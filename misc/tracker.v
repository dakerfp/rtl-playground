==> flow/design.v <==
typedef enum {
	INSTR_SIN,
	INSTR_SQUARE,
	INSTR_SAW,
	INSTR_RAND
} instrument_t;
typedef enum {
	EFF_NONE,
	EFF_SLIDE,
	EFF_VIBRATO,
	EFF_DROP,
	EFF_FADE_IN,
	EFF_FADE_OUT,
	EFF_FAST_ARPEGGIO,
	EFF_SLOW_ARPEGGIO
} effect_t;
typedef struct packed {
	logic [2:0] tone;
	logic [2:0] octave;
	instrument_t instrument;
	logic [4:0] volume;
	effect_t [2:0] effect;
} note_tp;
module tracker
	#(parameter PERIOD = 256,
	  parameter MAXAMPLITUDE = 256,
	  parameter MAXSPEED = 16)
	(input logic rst, clk,
	 input note_tp note,
	 input logic [SPLEN-1:0] speed,
	 output logic [AMPLEN-1:0] amplitude);
	localparam TLEN = $clog2(PERIOD);
	localparam AMPLEN = $clog2(MAXAMPLITUDE);
	localparam SPLEN = $clog2(MAXSPEED);
 	localparam MAXVOLUME = 1 << 5;
function [8-1:0] sinlut;
input [8-1:0] x;
begin
case(x)
0: sinlut = 0;
1: sinlut = 0;
2: sinlut = 0;
3: sinlut = 0;
4: sinlut = 1;
5: sinlut = 1;
6: sinlut = 1;
7: sinlut = 2;
8: sinlut = 2;
9: sinlut = 3;
10: sinlut = 4;
11: sinlut = 5;
12: sinlut = 6;
13: sinlut = 6;
14: sinlut = 7;
15: sinlut = 9;
16: sinlut = 10;
17: sinlut = 11;
18: sinlut = 12;
19: sinlut = 14;
20: sinlut = 15;
21: sinlut = 17;
22: sinlut = 18;
23: sinlut = 20;
24: sinlut = 22;
25: sinlut = 23;
26: sinlut = 25;
27: sinlut = 27;
28: sinlut = 29;
29: sinlut = 31;
30: sinlut = 33;
31: sinlut = 35;
32: sinlut = 37;
33: sinlut = 40;
34: sinlut = 42;
35: sinlut = 44;
36: sinlut = 47;
37: sinlut = 49;
38: sinlut = 52;
39: sinlut = 54;
40: sinlut = 57;
41: sinlut = 60;
42: sinlut = 62;
43: sinlut = 65;
44: sinlut = 68;
45: sinlut = 70;
46: sinlut = 73;
47: sinlut = 76;
48: sinlut = 79;
49: sinlut = 82;
50: sinlut = 85;
51: sinlut = 88;
52: sinlut = 91;
53: sinlut = 94;
54: sinlut = 97;
55: sinlut = 100;
56: sinlut = 103;
57: sinlut = 106;
58: sinlut = 109;
59: sinlut = 112;
60: sinlut = 115;
61: sinlut = 119;
62: sinlut = 122;
63: sinlut = 125;
64: sinlut = 128;
65: sinlut = 131;
66: sinlut = 134;
67: sinlut = 137;
68: sinlut = 141;
69: sinlut = 144;
70: sinlut = 147;
71: sinlut = 150;
72: sinlut = 153;
73: sinlut = 156;
74: sinlut = 159;
75: sinlut = 162;
76: sinlut = 165;
77: sinlut = 168;
78: sinlut = 171;
79: sinlut = 174;
80: sinlut = 177;
81: sinlut = 180;
82: sinlut = 183;
83: sinlut = 186;
84: sinlut = 188;
85: sinlut = 191;
86: sinlut = 194;
87: sinlut = 196;
88: sinlut = 199;
89: sinlut = 202;
90: sinlut = 204;
91: sinlut = 207;
92: sinlut = 209;
93: sinlut = 212;
94: sinlut = 214;
95: sinlut = 216;
96: sinlut = 219;
97: sinlut = 221;
98: sinlut = 223;
99: sinlut = 225;
100: sinlut = 227;
101: sinlut = 229;
102: sinlut = 231;
103: sinlut = 233;
104: sinlut = 234;
105: sinlut = 236;
106: sinlut = 238;
107: sinlut = 239;
108: sinlut = 241;
109: sinlut = 242;
110: sinlut = 244;
111: sinlut = 245;
112: sinlut = 246;
113: sinlut = 247;
114: sinlut = 249;
115: sinlut = 250;
116: sinlut = 250;
117: sinlut = 251;
118: sinlut = 252;
119: sinlut = 253;
120: sinlut = 254;
121: sinlut = 254;
122: sinlut = 255;
123: sinlut = 255;
124: sinlut = 255;
125: sinlut = 255;
126: sinlut = 255;
127: sinlut = 255;
128: sinlut = 255;
129: sinlut = 255;
130: sinlut = 255;
131: sinlut = 255;
132: sinlut = 255;
133: sinlut = 255;
134: sinlut = 255;
135: sinlut = 254;
136: sinlut = 254;
137: sinlut = 253;
138: sinlut = 252;
139: sinlut = 251;
140: sinlut = 250;
141: sinlut = 250;
142: sinlut = 249;
143: sinlut = 247;
144: sinlut = 246;
145: sinlut = 245;
146: sinlut = 244;
147: sinlut = 242;
148: sinlut = 241;
149: sinlut = 239;
150: sinlut = 238;
151: sinlut = 236;
152: sinlut = 234;
153: sinlut = 233;
154: sinlut = 231;
155: sinlut = 229;
156: sinlut = 227;
157: sinlut = 225;
158: sinlut = 223;
159: sinlut = 221;
160: sinlut = 219;
161: sinlut = 216;
162: sinlut = 214;
163: sinlut = 212;
164: sinlut = 209;
165: sinlut = 207;
166: sinlut = 204;
167: sinlut = 202;
168: sinlut = 199;
169: sinlut = 196;
170: sinlut = 194;
171: sinlut = 191;
172: sinlut = 188;
173: sinlut = 186;
174: sinlut = 183;
175: sinlut = 180;
176: sinlut = 177;
177: sinlut = 174;
178: sinlut = 171;
179: sinlut = 168;
180: sinlut = 165;
181: sinlut = 162;
182: sinlut = 159;
183: sinlut = 156;
184: sinlut = 153;
185: sinlut = 150;
186: sinlut = 147;
187: sinlut = 144;
188: sinlut = 141;
189: sinlut = 137;
190: sinlut = 134;
191: sinlut = 131;
192: sinlut = 128;
193: sinlut = 125;
194: sinlut = 122;
195: sinlut = 119;
196: sinlut = 115;
197: sinlut = 112;
198: sinlut = 109;
199: sinlut = 106;
200: sinlut = 103;
201: sinlut = 100;
202: sinlut = 97;
203: sinlut = 94;
204: sinlut = 91;
205: sinlut = 88;
206: sinlut = 85;
207: sinlut = 82;
208: sinlut = 79;
209: sinlut = 76;
210: sinlut = 73;
211: sinlut = 70;
212: sinlut = 68;
213: sinlut = 65;
214: sinlut = 62;
215: sinlut = 60;
216: sinlut = 57;
217: sinlut = 54;
218: sinlut = 52;
219: sinlut = 49;
220: sinlut = 47;
221: sinlut = 44;
222: sinlut = 42;
223: sinlut = 40;
224: sinlut = 37;
225: sinlut = 35;
226: sinlut = 33;
227: sinlut = 31;
228: sinlut = 29;
229: sinlut = 27;
230: sinlut = 25;
231: sinlut = 23;
232: sinlut = 22;
233: sinlut = 20;
234: sinlut = 18;
235: sinlut = 17;
236: sinlut = 15;
237: sinlut = 14;
238: sinlut = 12;
239: sinlut = 11;
240: sinlut = 10;
241: sinlut = 9;
242: sinlut = 7;
243: sinlut = 6;
244: sinlut = 6;
245: sinlut = 5;
246: sinlut = 4;
247: sinlut = 3;
248: sinlut = 2;
249: sinlut = 2;
250: sinlut = 1;
251: sinlut = 1;
252: sinlut = 1;
253: sinlut = 0;
254: sinlut = 0;
255: sinlut = 0;
default: sinlut = 0;
endcase
end
endfunction
function [7:0] randlut;
input [7:0] x;
begin
case(x)
0: randlut = 11;
1: randlut = 81;
2: randlut = 195;
3: randlut = 31;
4: randlut = 232;
5: randlut = 74;
6: randlut = 248;
7: randlut = 49;
8: randlut = 23;
9: randlut = 191;
10: randlut = 83;
11: randlut = 210;
12: randlut = 60;
13: randlut = 129;
14: randlut = 93;
15: randlut = 242;
16: randlut = 197;
17: randlut = 117;
18: randlut = 19;
19: randlut = 192;
20: randlut = 3;
21: randlut = 42;
22: randlut = 176;
23: randlut = 68;
24: randlut = 120;
25: randlut = 20;
26: randlut = 218;
27: randlut = 199;
28: randlut = 119;
29: randlut = 221;
30: randlut = 168;
31: randlut = 135;
32: randlut = 211;
33: randlut = 158;
34: randlut = 163;
35: randlut = 200;
36: randlut = 241;
37: randlut = 107;
38: randlut = 87;
39: randlut = 224;
40: randlut = 236;
41: randlut = 36;
42: randlut = 51;
43: randlut = 233;
44: randlut = 234;
45: randlut = 115;
46: randlut = 78;
47: randlut = 14;
48: randlut = 21;
49: randlut = 145;
50: randlut = 85;
51: randlut = 104;
52: randlut = 244;
53: randlut = 77;
54: randlut = 39;
55: randlut = 254;
56: randlut = 17;
57: randlut = 13;
58: randlut = 159;
59: randlut = 220;
60: randlut = 116;
61: randlut = 102;
62: randlut = 59;
63: randlut = 132;
64: randlut = 65;
65: randlut = 142;
66: randlut = 194;
67: randlut = 162;
68: randlut = 24;
69: randlut = 89;
70: randlut = 252;
71: randlut = 131;
72: randlut = 73;
73: randlut = 201;
74: randlut = 79;
75: randlut = 1;
76: randlut = 136;
77: randlut = 188;
78: randlut = 172;
79: randlut = 25;
80: randlut = 92;
81: randlut = 82;
82: randlut = 216;
83: randlut = 72;
84: randlut = 118;
85: randlut = 186;
86: randlut = 26;
87: randlut = 214;
88: randlut = 217;
89: randlut = 150;
90: randlut = 177;
91: randlut = 209;
92: randlut = 70;
93: randlut = 84;
94: randlut = 190;
95: randlut = 226;
96: randlut = 219;
97: randlut = 165;
98: randlut = 44;
99: randlut = 111;
100: randlut = 130;
101: randlut = 227;
102: randlut = 98;
103: randlut = 69;
104: randlut = 55;
105: randlut = 123;
106: randlut = 56;
107: randlut = 193;
108: randlut = 222;
109: randlut = 94;
110: randlut = 110;
111: randlut = 27;
112: randlut = 230;
113: randlut = 196;
114: randlut = 4;
115: randlut = 80;
116: randlut = 169;
117: randlut = 91;
118: randlut = 126;
119: randlut = 16;
120: randlut = 124;
121: randlut = 171;
122: randlut = 43;
123: randlut = 101;
124: randlut = 139;
125: randlut = 179;
126: randlut = 63;
127: randlut = 187;
128: randlut = 12;
129: randlut = 166;
130: randlut = 140;
131: randlut = 228;
132: randlut = 6;
133: randlut = 86;
134: randlut = 100;
135: randlut = 155;
136: randlut = 5;
137: randlut = 122;
138: randlut = 149;
139: randlut = 75;
140: randlut = 189;
141: randlut = 247;
142: randlut = 28;
143: randlut = 183;
144: randlut = 66;
145: randlut = 127;
146: randlut = 29;
147: randlut = 141;
148: randlut = 170;
149: randlut = 255;
150: randlut = 182;
151: randlut = 88;
152: randlut = 128;
153: randlut = 121;
154: randlut = 237;
155: randlut = 35;
156: randlut = 251;
157: randlut = 22;
158: randlut = 18;
159: randlut = 152;
160: randlut = 137;
161: randlut = 90;
162: randlut = 198;
163: randlut = 231;
164: randlut = 204;
165: randlut = 58;
166: randlut = 151;
167: randlut = 125;
168: randlut = 223;
169: randlut = 47;
170: randlut = 106;
171: randlut = 143;
172: randlut = 239;
173: randlut = 134;
174: randlut = 174;
175: randlut = 8;
176: randlut = 32;
177: randlut = 161;
178: randlut = 103;
179: randlut = 181;
180: randlut = 33;
181: randlut = 15;
182: randlut = 30;
183: randlut = 154;
184: randlut = 138;
185: randlut = 173;
186: randlut = 246;
187: randlut = 215;
188: randlut = 160;
189: randlut = 203;
190: randlut = 175;
191: randlut = 112;
192: randlut = 157;
193: randlut = 0;
194: randlut = 148;
195: randlut = 249;
196: randlut = 180;
197: randlut = 133;
198: randlut = 96;
199: randlut = 185;
200: randlut = 146;
201: randlut = 50;
202: randlut = 76;
203: randlut = 113;
204: randlut = 206;
205: randlut = 229;
206: randlut = 245;
207: randlut = 167;
208: randlut = 144;
209: randlut = 108;
210: randlut = 208;
211: randlut = 105;
212: randlut = 212;
213: randlut = 2;
214: randlut = 45;
215: randlut = 114;
216: randlut = 38;
217: randlut = 205;
218: randlut = 240;
219: randlut = 71;
220: randlut = 10;
221: randlut = 53;
222: randlut = 61;
223: randlut = 202;
224: randlut = 253;
225: randlut = 52;
226: randlut = 147;
227: randlut = 67;
228: randlut = 99;
229: randlut = 48;
230: randlut = 184;
231: randlut = 238;
232: randlut = 207;
233: randlut = 57;
234: randlut = 46;
235: randlut = 109;
236: randlut = 40;
237: randlut = 95;
238: randlut = 37;
239: randlut = 178;
240: randlut = 164;
241: randlut = 225;
242: randlut = 156;
243: randlut = 7;
244: randlut = 9;
245: randlut = 243;
246: randlut = 54;
247: randlut = 62;
248: randlut = 153;
249: randlut = 97;
250: randlut = 235;
251: randlut = 34;
252: randlut = 41;
253: randlut = 250;
254: randlut = 64;
255: randlut = 213;
endcase
end
endfunction
	function [AMPLEN-1:0] square;
	input [TLEN-1:0] t;
	begin
		square = (t < (PERIOD / 2)) ? 0 : MAXAMPLITUDE - 1;
	end
	endfunction
	function [AMPLEN-1:0] wave;
	input [TLEN-1:0] t;
	input instrument;
		case (instrument)
		INSTR_SIN: wave = sinlut(t);
		INSTR_SQUARE: wave = square(t);
		INSTR_SAW: wave = t;
		INSTR_RAND: wave = randlut(t);
		endcase
	endfunction
	logic [TLEN-1:0] t;
	always @(posedge rst or posedge clk)
		if (rst)
			t <= 0;
		else if (clk)
			t <= t + speed;
	always @(posedge clk)
		amplitude <= wave(t, note.instrument);
endmodule : tracker
Reports on tracker. Tool output for the design above, in the order of the flow. Line numbers count from 1 in the design file above. Operators carry their Yosys type and port widths (W data, S select, Z words). The mark -- stands for no value.

Design top: tracker. Clock: clk. Library: sky130hd. Library corner: tt_025C_1v80.

Word-level counts. Counts by Yosys on the flattened word-level netlist (proc, flatten, opt, wreduce; memories kept). Register bits leave out memories and registers merged into their read ports (data or address); mux counts leave out enables and synchronous resets folded into registers. Print and check cells are left out. Cells with the same type and inputs are merged into one. Memory sizes are those after Yosys's memory passes, which may raise the word count (mostly to a power of two), join words into wider ones and drop unused or constant bits.

Under bitwise logic cells stands 1. For $add $sub $neg the number is 1. The figure for multiplexer cells is 2. The figure for magnitude comparators is 1.

Operators by type and width (number): $pmux W8 S2 (1); $add A8 B4 Y8 (1); $lt A8 B8 Y1 const B (1); $mux W8 (1); $not A1 Y1 (1).

The entry for word-level cells reads 8. For bits of input ports the number is 145. For ROM bits the number is 2048. Under flip-flop bits (word level) stands 16. Under output and inout port bits stands 8. Memories: 1.

Memories: (no name shown) (depth 256, width 8, rd ports 1, wr ports 0, line 39) `case(x)`.

Depth. Longest topological path by Yosys (ltp), each cell counted once; first at word level (registers and memories cut), then after technology mapping (sequential cells cut; the memories' decode and read muxes count).

Under depth in word-level cells stands 3. Under ABC_AREA stands 0. The entry for depth in mapped cells reads 9. For depth with buffers taken out the number is 7.

After synthesis. The flow's flattened synthesis, as Yosys stat reports it; memories are mapped. The netlist is that of the ABC_AREA named above (0 if unset); the other value can give another one. The area totals of this step are shown rounded.

Cells by type (number): sky130_fd_sc_hd__ha_1 (18); sky130_fd_sc_hd__dfrtp_1 (8); sky130_fd_sc_hd__dfxtp_1 (8); sky130_fd_sc_hd__o21ai_0 (31); sky130_fd_sc_hd__nand2b_1 (22); sky130_fd_sc_hd__a21oi_1 (26); sky130_fd_sc_hd__nand2_1 (28); sky130_fd_sc_hd__nor2_1 (27); sky130_fd_sc_hd__buf_2 (19); sky130_fd_sc_hd__a2111oi_0 (8); sky130_fd_sc_hd__a31oi_1 (11); sky130_fd_sc_hd__buf_6 (6); sky130_fd_sc_hd__mux4_2 (3); sky130_fd_sc_hd__nor3_1 (11); sky130_fd_sc_hd__a311oi_1 (6); sky130_fd_sc_hd__xnor2_1 (6); sky130_fd_sc_hd__mux2i_1 (5); sky130_fd_sc_hd__o211ai_1 (6).

Other cell types: 52; their cells: 132.

For flip-flop cells the number is 16. The entry for buffer cells reads 40. For chip area (Yosys) the number is 2800 um2. Under mapped cells stands 381.

Timing after synthesis. Path of least setup slack by OpenSTA after synthesis, without wires, with an ideal clock, recovery checks aside; 20% of the period is set as input and as output delay. Where synthesis merged equal registers, the netlist keeps one of their names.

Path kind: register -> register. Start: register t[1]. End: register amplitude[1]. Under required time stands 2.508 ns. Clock period: 2.6 ns. For launch time at the first pin the number is 0.000 ns. The figure for setup time is 0.092 ns. Arrival time: 2.353 ns. The entry for path delay reads 2.445 ns. Stages on the path: 10. The figure for setup slack is 0.154 ns. The figure for synthesis period reached is 2.446 ns.

"path delay" = arrival - input delay + setup time. "stages on the path" counts driving pins, that of a launching flip-flop among them; a cell with two outputs on the path counts twice. "synthesis period reached" is the clock period less the worst setup slack; recovery checks do not enter. This is arithmetic on one report: input and output delays are still those of the set period (20% each). Between the ends stands the longest chain of elaborated cells between them, by number of cells; it is not shown to be the way that was timed. Of several equally long chains one is given. A line is the first line of the expression or statement that the cell stems from. Yosys adds cells for indexed reads and writes and turns some case tables into memories.

Cell sequence: sky130_fd_sc_hd__dfrtp_1 sky130_fd_sc_hd__buf_2 sky130_fd_sc_hd__inv_1 sky130_fd_sc_hd__ha_1 sky130_fd_sc_hd__buf_2 sky130_fd_sc_hd__or2_2 sky130_fd_sc_hd__a311o_1 sky130_fd_sc_hd__a21oi_1 sky130_fd_sc_hd__a2111oi_0 sky130_fd_sc_hd__o32ai_1. For length of the longest elaborated chain the number is 3.

RTL lines, path post-synthesis: start, declared (line 579) `logic [TLEN-1:0] t;`; start, assigned (line 582) `t <= 0;`; start, assigned (line 584) `t <= t + speed;`; $lt A8 B8 Y1 (line 566) `square = (t < (PERIOD / 2)) ? 0 : MAXAMPLITUDE - 1;`; $mux W8 (line 566); $pmux W8 S2 (line 572) `case (instrument)`; end, assigned (line 586) `amplitude <= wave(t, note.instrument);`; end, declared (line 31) `output logic [AMPLEN-1:0] amplitude);`.

Path in the finished layout. Path of least setup slack in the final report of run 1 (OpenROAD, finished layout, wires in). Where an end is a register, its clock arrival counts in the times.

Path kind: register -> register. Start: register t[0]. End: register amplitude[0]. For launch time at the first pin the number is 0.25 ns. Under required time stands 4.83 ns. Stages on the path: 8. Clock period: 4.69 ns. The figure for setup time is 0.12 ns. Arrival time: 3.10 ns. The figure for setup slack is 1.72 ns.

Between the ends stands the longest chain of elaborated cells between them, by number of cells; it is not shown to be the way that was timed. Of several equally long chains one is given.

Cell sequence: sky130_fd_sc_hd__dfrtp_1 sky130_fd_sc_hd__inv_1 sky130_fd_sc_hd__ha_1 sky130_fd_sc_hd__or2_2 sky130_fd_sc_hd__a211oi_1 sky130_fd_sc_hd__nor4_1 sky130_fd_sc_hd__a221o_1 sky130_fd_sc_hd__o311ai_1. For length of the longest elaborated chain the number is 3.

RTL lines, path after layout: start, declared (line 579) `logic [TLEN-1:0] t;`; start, assigned (line 582) `t <= 0;`; start, assigned (line 584) `t <= t + speed;`; $lt A8 B8 Y1 (line 566) `square = (t < (PERIOD / 2)) ? 0 : MAXAMPLITUDE - 1;`; $mux W8 (line 566); $pmux W8 S2 (line 572) `case (instrument)`; end, assigned (line 586) `amplitude <= wave(t, note.instrument);`; end, declared (line 31) `output logic [AMPLEN-1:0] amplitude);`.

==> results <==
Top module tracker; platform sky130hd; tools Yosys and OpenROAD; 2 stored runs in no particular order. Input and output delays are each 20% of the period that was set; the output load is 0.01 pF. "allowed time less slack (worst setup path)" is the time allowed to the run's worst setup path (the clock period less input and output delay, where it has them) less its slack. Clock arrival times count: a late capture clock shortens it, a late launch clock lengthens it. By "total power after layout" is meant OpenSTA's value without simulated activity: inputs other than the clock are taken to toggle once in ten clock periods, and the tool carries that through the logic. The measured numbers are rounded.

Files of run 1:
==> flow/run.sh <==
#!/bin/bash
# the make line also repeats the synthesis and layout settings of config.mk as NAME=value (left out here)
make -C /OpenROAD-flow-scripts/flow DESIGN_CONFIG=/design/flow/config.mk WORK_HOME=/design/flow/orfs CLKGATE_MAP_FILE= finish
==> flow/config.mk <==
export PLATFORM = sky130hd
export DESIGN_NAME = tracker
export DESIGN_NICKNAME = tracker
export VERILOG_FILES = /design/flow/design.v
export SDC_FILE = /design/flow/constraint.sdc
export NUM_CORES = 4
export LEC_CHECK = 0
export CAP_MARGIN = 20
export CORE_MARGIN = 5
export CORE_UTILIZATION = 49
export CTS_CLUSTER_SIZE = 92
export GPL_ROUTABILITY_DRIVEN = 1
export PLACE_DENSITY_LB_ADDON = 0.16
export SLEW_MARGIN = 20
==> flow/constraint.sdc <==
create_clock -name core_clock -period 4.69 [get_ports {clk}]
set_input_delay 0.9380 -clock core_clock [delete_from_list [all_inputs] [get_ports {clk}]]
set_output_delay 0.9380 -clock core_clock [all_outputs]
set_load 0.01 [all_outputs]

Results of run 1. The measured smallest setup slack is 1.7 ns. For the total die area the run shows 7300 um2. The measured synthesized cell area is 2800 um2. The total negative slack is 0.000 ns. The standard-cell area after layout stands at 2900 um2. The total power after layout is 2.7 mW. For the allowed time less slack (worst setup path) the run shows 2.97 ns. Worst setup path type: register -> register.

Files of run 2:
==> flow/run.sh <==
#!/bin/bash
# the make line also repeats the synthesis and layout settings of config.mk as NAME=value (left out here)
make -C /OpenROAD-flow-scripts/flow DESIGN_CONFIG=/design/flow/config.mk WORK_HOME=/design/flow/orfs CLKGATE_MAP_FILE= finish
==> flow/config.mk <==
export PLATFORM = sky130hd
export DESIGN_NAME = tracker
export DESIGN_NICKNAME = tracker
export VERILOG_FILES = /design/flow/design.v
export SDC_FILE = /design/flow/constraint.sdc
export NUM_CORES = 4
export LEC_CHECK = 0
export ABC_AREA = 1
export CAP_MARGIN = 20
export CELL_PAD_IN_SITES_GLOBAL_PLACEMENT = 2
export CORE_ASPECT_RATIO = 1.32
export CORE_MARGIN = 2
export CORE_UTILIZATION = 16
export GPL_TIMING_DRIVEN = 0
export SLEW_MARGIN = 20
==> flow/constraint.sdc <==
create_clock -name core_clock -period 2.27 [get_ports {clk}]
set_input_delay 0.4540 -clock core_clock [delete_from_list [all_inputs] [get_ports {clk}]]
set_output_delay 0.4540 -clock core_clock [all_outputs]
set_load 0.01 [all_outputs]

Results of run 2. The measured smallest setup slack is 0.11 ns. For the total die area the run shows 17000 um2. The measured synthesized cell area is 2600 um2. The total negative slack is 0.000 ns. The standard-cell area after layout stands at 3100 um2. The total power after layout is 6.5 mW. For the allowed time less slack (worst setup path) the run shows 2.16 ns. Worst setup path type: register -> register.
