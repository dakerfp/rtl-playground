==> flow/design.v <==
module alu(
	input  [2:0]   opcode,
	input  [N-1:0] op_a, op_b,
	output wire [N-1:0] out
);
parameter N = 32;
reg [N-1:0] result;
assign out = result;
always @* begin
	case (opcode)
		3'd0:  result = op_a + op_b;
		3'd1:  result = op_a - op_b;
		3'd2: result = op_a < op_b;
		3'd3:   result = op_a == op_b;
		3'd4:   result = op_a | op_b;
		3'd5:  result = op_a & op_b;
		3'd6:  result = ~op_a;
		default: result = 0;
	endcase
end
endmodule
module cpu(
	input rst,
	input clk,
	input [N-1:0] instruction,
	output reg [N-1:0] write_addr,
	output reg [N-1:0] outport
);
parameter N = 16;
parameter REGN = 4;
parameter OPSIZE = 4;
reg [N-1:0] pc;
reg [N-1:0] registers [REGN-1:0];
wire [OPSIZE-1:0] op_code;
wire [REGN-1:0] reg_a;
wire [REGN-1:0] reg_b;
wire [REGN-1:0] reg_c;
wire [2*REGN-1:0] immediate_value;
assign op_code = instruction[N-1:N-OPSIZE];
assign reg_a = instruction[N-OPSIZE-1:N-OPSIZE-REGN];
assign reg_b = instruction[N-OPSIZE-REGN-1:N-OPSIZE-2*REGN];
assign reg_c = instruction[N-OPSIZE-2*REGN-1:0];
assign immediate_value = {reg_b, reg_c};
wire [2:0] alu_op;
wire [N-1:0] lhs;
wire [N-1:0] rhs;
wire [N-1:0] result;
alu #(N) alu0(alu_op, lhs, rhs, result);
assign alu_op = (op_code == 4'd05) ? 3'd1 : 3'd0;  
assign lhs = registers[reg_a];
assign rhs = registers[reg_b];
always @(posedge clk or posedge rst) begin
	if (rst) begin
		pc = 0;
		outport = 0;
	end else if (clk) begin
		case (op_code)
			4'd04: begin
				pc = pc;
			end
			4'd01: begin
				registers[reg_c] = result;
				pc = pc + 1;
			end
			4'd05: begin
				registers[reg_c] = result;
				pc = pc + 1;
			end
			4'd03: begin
				outport = registers[reg_a];
				write_addr = registers[reg_b];
				pc = pc + 1;
			end
			4'd02: begin
				registers[reg_a] = immediate_value;
				pc = pc + 1;
			end
			default: pc = pc + 1;  
		endcase	
	end
end
endmodule
# Reports on cpu
# What the tools print for cpu, step after step.
# Lines are those of the file above, counted from 1.
# Cell names lack the library's common part.
# The mark -- stands for no value.
[inputs]
design = "cpu"
clock_port = "clk"
cell_library = "sky130hd"
lib_corner = "tt_025C_1v80"

# After elaboration
# Yosys after proc, flatten, opt, wreduce and memory -nomap, before mapping. Print and check cells are not counted.
[word_totals]
reg_bits = 96
latchBits = 0
mem_bits_rw = 0
mem_bits_ro = 0
clocked_rd_ports_x_width = 0
memories = 0
inputBits = 18
output_inout_bits = 32
word_cells = 76
[op_classes]
n_addsub = 2
n_mul = 0
div = 0
compare = 1
n_eq = 28
shifts = 0
muxes = 16
bitwise = 4
reduce_and_logical = 19
[ops]
columns = ["cell", "n"]
rows = [
  ["16-bit case mux with 4-bit select", 2],
  ["16-bit case mux with 2-bit select", 4],
  ["16-bit 2-to-1 mux", 8],
  ["16-bit case mux with 7-bit select", 1],
  ["3-bit OR reduction", 8],
  ["16-bit adder", 1],
  ["16-bit subtractor", 1],
  ["16-bit less-than comparator", 1],
  ["16-bit == test", 1],
  ["16-bit bitwise AND", 1],
  ["16-bit bitwise OR", 1],
  ["16-bit NOT", 1],
  ["2-bit inequality test with constant B", 8],
  ["4-bit AND reduction", 4],
  ["2-bit == test with constant B", 6],
  ["1-bit by 3-bit == test with 1-bit output with constant B", 3],
  ["4-bit by 2-bit == test with 1-bit output with constant B", 2],
  ["2-bit by 1-bit == test with 1-bit output with constant B", 3],
  ["2-bit logical NOT", 3],
  ["1-bit by 2-bit == test with 1-bit output with constant B", 2],
  ["4-bit by 1-bit == test with 1-bit output with constant B", 1],
  ["4-bit by 3-bit == test with 1-bit output with constant B", 1],
  ["3-bit logical NOT", 1],
  ["3-bit nonzero test", 1],
  ["2-bit AND reduction", 1],
  ["2-bit OR reduction", 1],
  ["1-bit == test with constant B", 1],
  ["1-bit NOT", 1],
  ["1-bit 2-to-1 mux", 1],
]

# Depth
# Longest topological path by Yosys (ltp), each cell counted once; first at word level (registers and memories cut), then after technology mapping (sequential cells cut; the memories' decode and read muxes count).
[depth]
ltp_word = 6
abc_area = 1
depth_mapped = 25
mapped_depth_nobuf = 24

# Mapped cells and area
# Yosys stat after the flow's synthesis: flattened, memories mapped to cells. It holds for the ABC_AREA given above (unset counts as 0); a run with the other value may have another netlist.
[types]
columns = ["cell_type", "n", "type_area_um2"]
rows = [
  ["edfxtp_1", 80, 2.4E+03],
  ["nand2_1", 152, 570.547],
  ["dfrtp_1", 16, 400.384],
  ["nand3_1", 56, 280.269],
  ["inv_1", 63, 236.477],
  ["ha_1", 18, 225.216],
  ["o21ai_0", 41, 205.197],
  ["nor2_1", 43, 161.405],
  ["xor2_1", 14, 122.618],
  ["a21oi_1", 23, 115.11],
  ["nor2_2", 15, 93.84],
  ["a32oi_1", 8, 70.067],
  ["buf_6", 4, 45.043],
  ["nand3_2", 4, 40.038],
  ["clkbuf_1", 10, 37.536],
  ["xnor2_1", 4, 35.034],
  ["a211oi_1", 4, 30.029],
  ["nor3_1", 6, 30.029],
]
# Other cell types: 23; their cells: 44.
[synth_totals]
mapped_cells = 605
yosys_area_um2 = 5421.4
seqArea_um2 = 2802.7
flip_flops = 96
buf_cells = 20

# Worst setup path after synthesis
# OpenSTA on the mapped netlist: ideal clock, no wires. The path of least setup slack (recovery checks aside). Input and output delay are each 20% of the period. Register names are those of the netlist, which keeps one name where synthesis merged equal registers.
[synth_timing]
path_type = "input port to flip-flop"
startpoint = "in instruction[5]"
endpoint = "reg registers[0][12]"
clock_period_ns = 7.05
in_delay_ns = 1.410
setup_ns = 0.260
t_first_pin_ns = 1.410
arrival_ns = 4.083
t_required_ns = 6.790
slack_ns = 2.707
delay_ns = 2.933
stages = 21
n_path_buf = 1
synth_period_reached_ns = 4.343
# "delay_ns" = arrival - input delay + setup time.
# "stages": output pins that drive a net of the path, with the launching flip-flop's if there is one; two outputs of one cell count as two.
# "synth_period_reached_ns" is the clock period less the worst setup slack; recovery checks do not enter. This is arithmetic on one report: input and output delays are still those of the set period (20% each).
# The rows between start and end are the longest chain of elaborated cells between them; the timing report does not say that the signal goes this way. Where chains are equally long, one stands for them.
# Each line given opens the expression or statement behind the cell; cells for indexed reads and writes are added by Yosys, which also makes memories of some case tables.
# A register here has more assigning lines than the two given.
[synth_via]
cell_sequence = "buf_4 -> nor2_1 -> nand2_1 -> nand2_1 -> nor2_1 -> nor2_2 -> inv_1 -> ha_1 -> or2_2 -> o21ai_0 -> inv_1 -> fa_1 -> o21ai_0 -> and3_1 -> nor2_1 -> o21bai_1 -> nand2_1 -> nand2_1 -> nand2_1 -> nand2_1 -> nor2_1"
elab_chain_cells = 6
cone_cells = 12
[synth_rtl]
columns = ["element", "line", "source"]
rows = [
  ["start: declaration", 25, "input [N-1:0] instruction,"],
  ["2-bit == test", 51, "assign rhs = registers[reg_b];"],
  ["16-bit case mux with 4-bit select", 51, ""],
  ["16-bit subtractor", 12, "3'd1: result = op_a - op_b;"],
  ["16-bit case mux with 7-bit select", 10, "case (opcode)"],
  ["16-bit 2-to-1 mux", 66, "registers[reg_c] = result;"],
  ["16-bit case mux with 2-bit select", 57, "case (op_code)"],
  ["end: assignment", 62, "registers[reg_c] = result;"],
  ["end: assignment", 66, ""],
  ["end: declaration", 33, "reg [N-1:0] registers [REGN-1:0];"],
]
# Nets of the timed path that keep an RTL name, with a line that drives or declares them; the list need not be complete.
[synth_nets]
columns = ["signal", "line"]
rows = [
  ["alu0.op_b[0]", 51],
]

# Timing after layout
# From the final timing report of run 1: the path of least setup slack in the routed layout; clock arrival at registers is part of the times.
[layout_timing]
path_type = "input port to flip-flop"
startpoint = "in instruction[12]"
endpoint = "reg registers[1][11]"
clock_period_ns = 5.3
in_delay_ns = 1.06
setup_ns = 0.26
t_first_pin_ns = 1.06
arrival_ns = 4.31
t_required_ns = 5.40
slack_ns = 1.09
stages = 16
n_path_buf = 3
# The rows between start and end are the longest chain of elaborated cells between them; the timing report does not say that the signal goes this way. Where chains are equally long, one stands for them.
# A register here has more assigning lines than the two given.
# The path ends at the data pin of a flip-flop with enable; ways to the enable are not counted.
[layout_via]
cell_sequence = "clkdlybuf4s50_1 -> inv_1 -> nor3_4 -> nand2_1 -> buf_4 -> nand2_1 -> xor2_2 -> ha_2 -> nand2_1 -> inv_1 -> a21oi_2 -> o21ai_2 -> buf_6 -> a21oi_1 -> xor2_1 -> nor2_2"
elab_chain_cells = 6
cone_cells = 15
[layout_rtl]
columns = ["element", "line", "source"]
rows = [
  ["start: declaration", 25, "input [N-1:0] instruction,"],
  ["4-bit by 3-bit == test with 1-bit output", 49, "assign alu_op = (op_code == 4'd05) ? 3'd1 : 3'd0;"],
  ["1-bit 2-to-1 mux", 49, ""],
  ["1-bit by 3-bit == test with 1-bit output", 10, "case (opcode)"],
  ["16-bit case mux with 7-bit select", 10, ""],
  ["16-bit 2-to-1 mux", 66, "registers[reg_c] = result;"],
  ["16-bit case mux with 2-bit select", 57, "case (op_code)"],
  ["end: assignment", 62, "registers[reg_c] = result;"],
  ["end: assignment", 66, ""],
  ["end: declaration", 33, "reg [N-1:0] registers [REGN-1:0];"],
]

Hand-over note for cpu

Measured data: module cpu, platform sky130hd, 2 stored runs of the flow under differing settings, order arbitrary. Input and output delays are each 20% of the period that was set; the output load is 0.01 pF.
"achieved_period_ns" is the run's clock period less its worst setup slack. It is reckoned from that one timing run; input and output delays stay at 20% of the period that was set.
"worstPathTime_ns": the worst setup path's part of the clock period (all of it between registers, 20% less for each end at a port) less its slack. A launch clock that arrives late makes it longer, a capture clock that arrives late makes it shorter.
"design_power_mw" is the tool's figure for a default switching activity; nothing was simulated.

# run 1
==> flow/run.sh <==
#!/bin/bash
# the make line also repeats the synthesis and layout settings of config.mk as NAME=value (left out here)
make -C /OpenROAD-flow-scripts/flow DESIGN_CONFIG=/design/flow/config.mk WORK_HOME=/design/flow/orfs CLKGATE_MAP_FILE= finish
==> flow/config.mk <==
export PLATFORM = sky130hd
export DESIGN_NAME = cpu
export DESIGN_NICKNAME = cpu
export VERILOG_FILES = /design/flow/design.v
export SDC_FILE = /design/flow/constraint.sdc
export NUM_CORES = 4
export LEC_CHECK = 0
export ABC_AREA = 1
export CAP_MARGIN = 15
export CELL_PAD_IN_SITES_DETAIL_PLACEMENT = 2
export CELL_PAD_IN_SITES_GLOBAL_PLACEMENT = 2
export CORE_ASPECT_RATIO = 1.1
export CORE_MARGIN = 2
export CORE_UTILIZATION = 40
export CTS_CLUSTER_DIAMETER = 96
export GPL_ROUTABILITY_DRIVEN = 1
export MAX_ROUTING_LAYER = met4
export PLACE_DENSITY_LB_ADDON = 0.13
export SETUP_SLACK_MARGIN = 1.23
export SLEW_MARGIN = 35
export TNS_END_PERCENT = 80
==> flow/constraint.sdc <==
create_clock -name core_clock -period 5.3 [get_ports {clk}]
set_input_delay 1.0600 -clock core_clock [delete_from_list [all_inputs] [get_ports {clk}]]
set_output_delay 1.0600 -clock core_clock [all_outputs]
set_load 0.01 [all_outputs]

==> run 1: results <==
worstPathTime_ns=3.15
critical_path_type="input port to flip-flop"
design.die.area_um2=14501.5
design_power_mw=2.562
achieved_period_ns=4.208
final_util_pct=52.9
setup_worst_slack_ns=1.092
final_setup_tns_ns=0.000
holdWs_ns=0.494
yosys_chip_area_um2=5421.4
post_route_stdcell_area_um2=6982.9

# run 2
==> flow/run.sh <==
#!/bin/bash
# the make line also repeats the synthesis and layout settings of config.mk as NAME=value (left out here)
make -C /OpenROAD-flow-scripts/flow DESIGN_CONFIG=/design/flow/config.mk WORK_HOME=/design/flow/orfs CLKGATE_MAP_FILE= finish
==> flow/config.mk <==
export PLATFORM = sky130hd
export DESIGN_NAME = cpu
export DESIGN_NICKNAME = cpu
export VERILOG_FILES = /design/flow/design.v
export SDC_FILE = /design/flow/constraint.sdc
export NUM_CORES = 4
export LEC_CHECK = 0
export ABC_AREA = 1
export CAP_MARGIN = 10
export CELL_PAD_IN_SITES_DETAIL_PLACEMENT = 0
export CELL_PAD_IN_SITES_GLOBAL_PLACEMENT = 2
export CORE_MARGIN = 2
export CORE_UTILIZATION = 65
export CTS_CLUSTER_SIZE = 17
export MIN_ROUTING_LAYER = met1
export PLACE_DENSITY = 0.46
export SLEW_MARGIN = 20
export TNS_END_PERCENT = 65
==> flow/constraint.sdc <==
create_clock -name core_clock -period 4.2 [get_ports {clk}]
set_input_delay 0.8400 -clock core_clock [delete_from_list [all_inputs] [get_ports {clk}]]
set_output_delay 0.8400 -clock core_clock [all_outputs]
set_load 0.01 [all_outputs]

==> run 2: results <==
outcome="not finished: placement ended with error GPL-0301"

End of note.
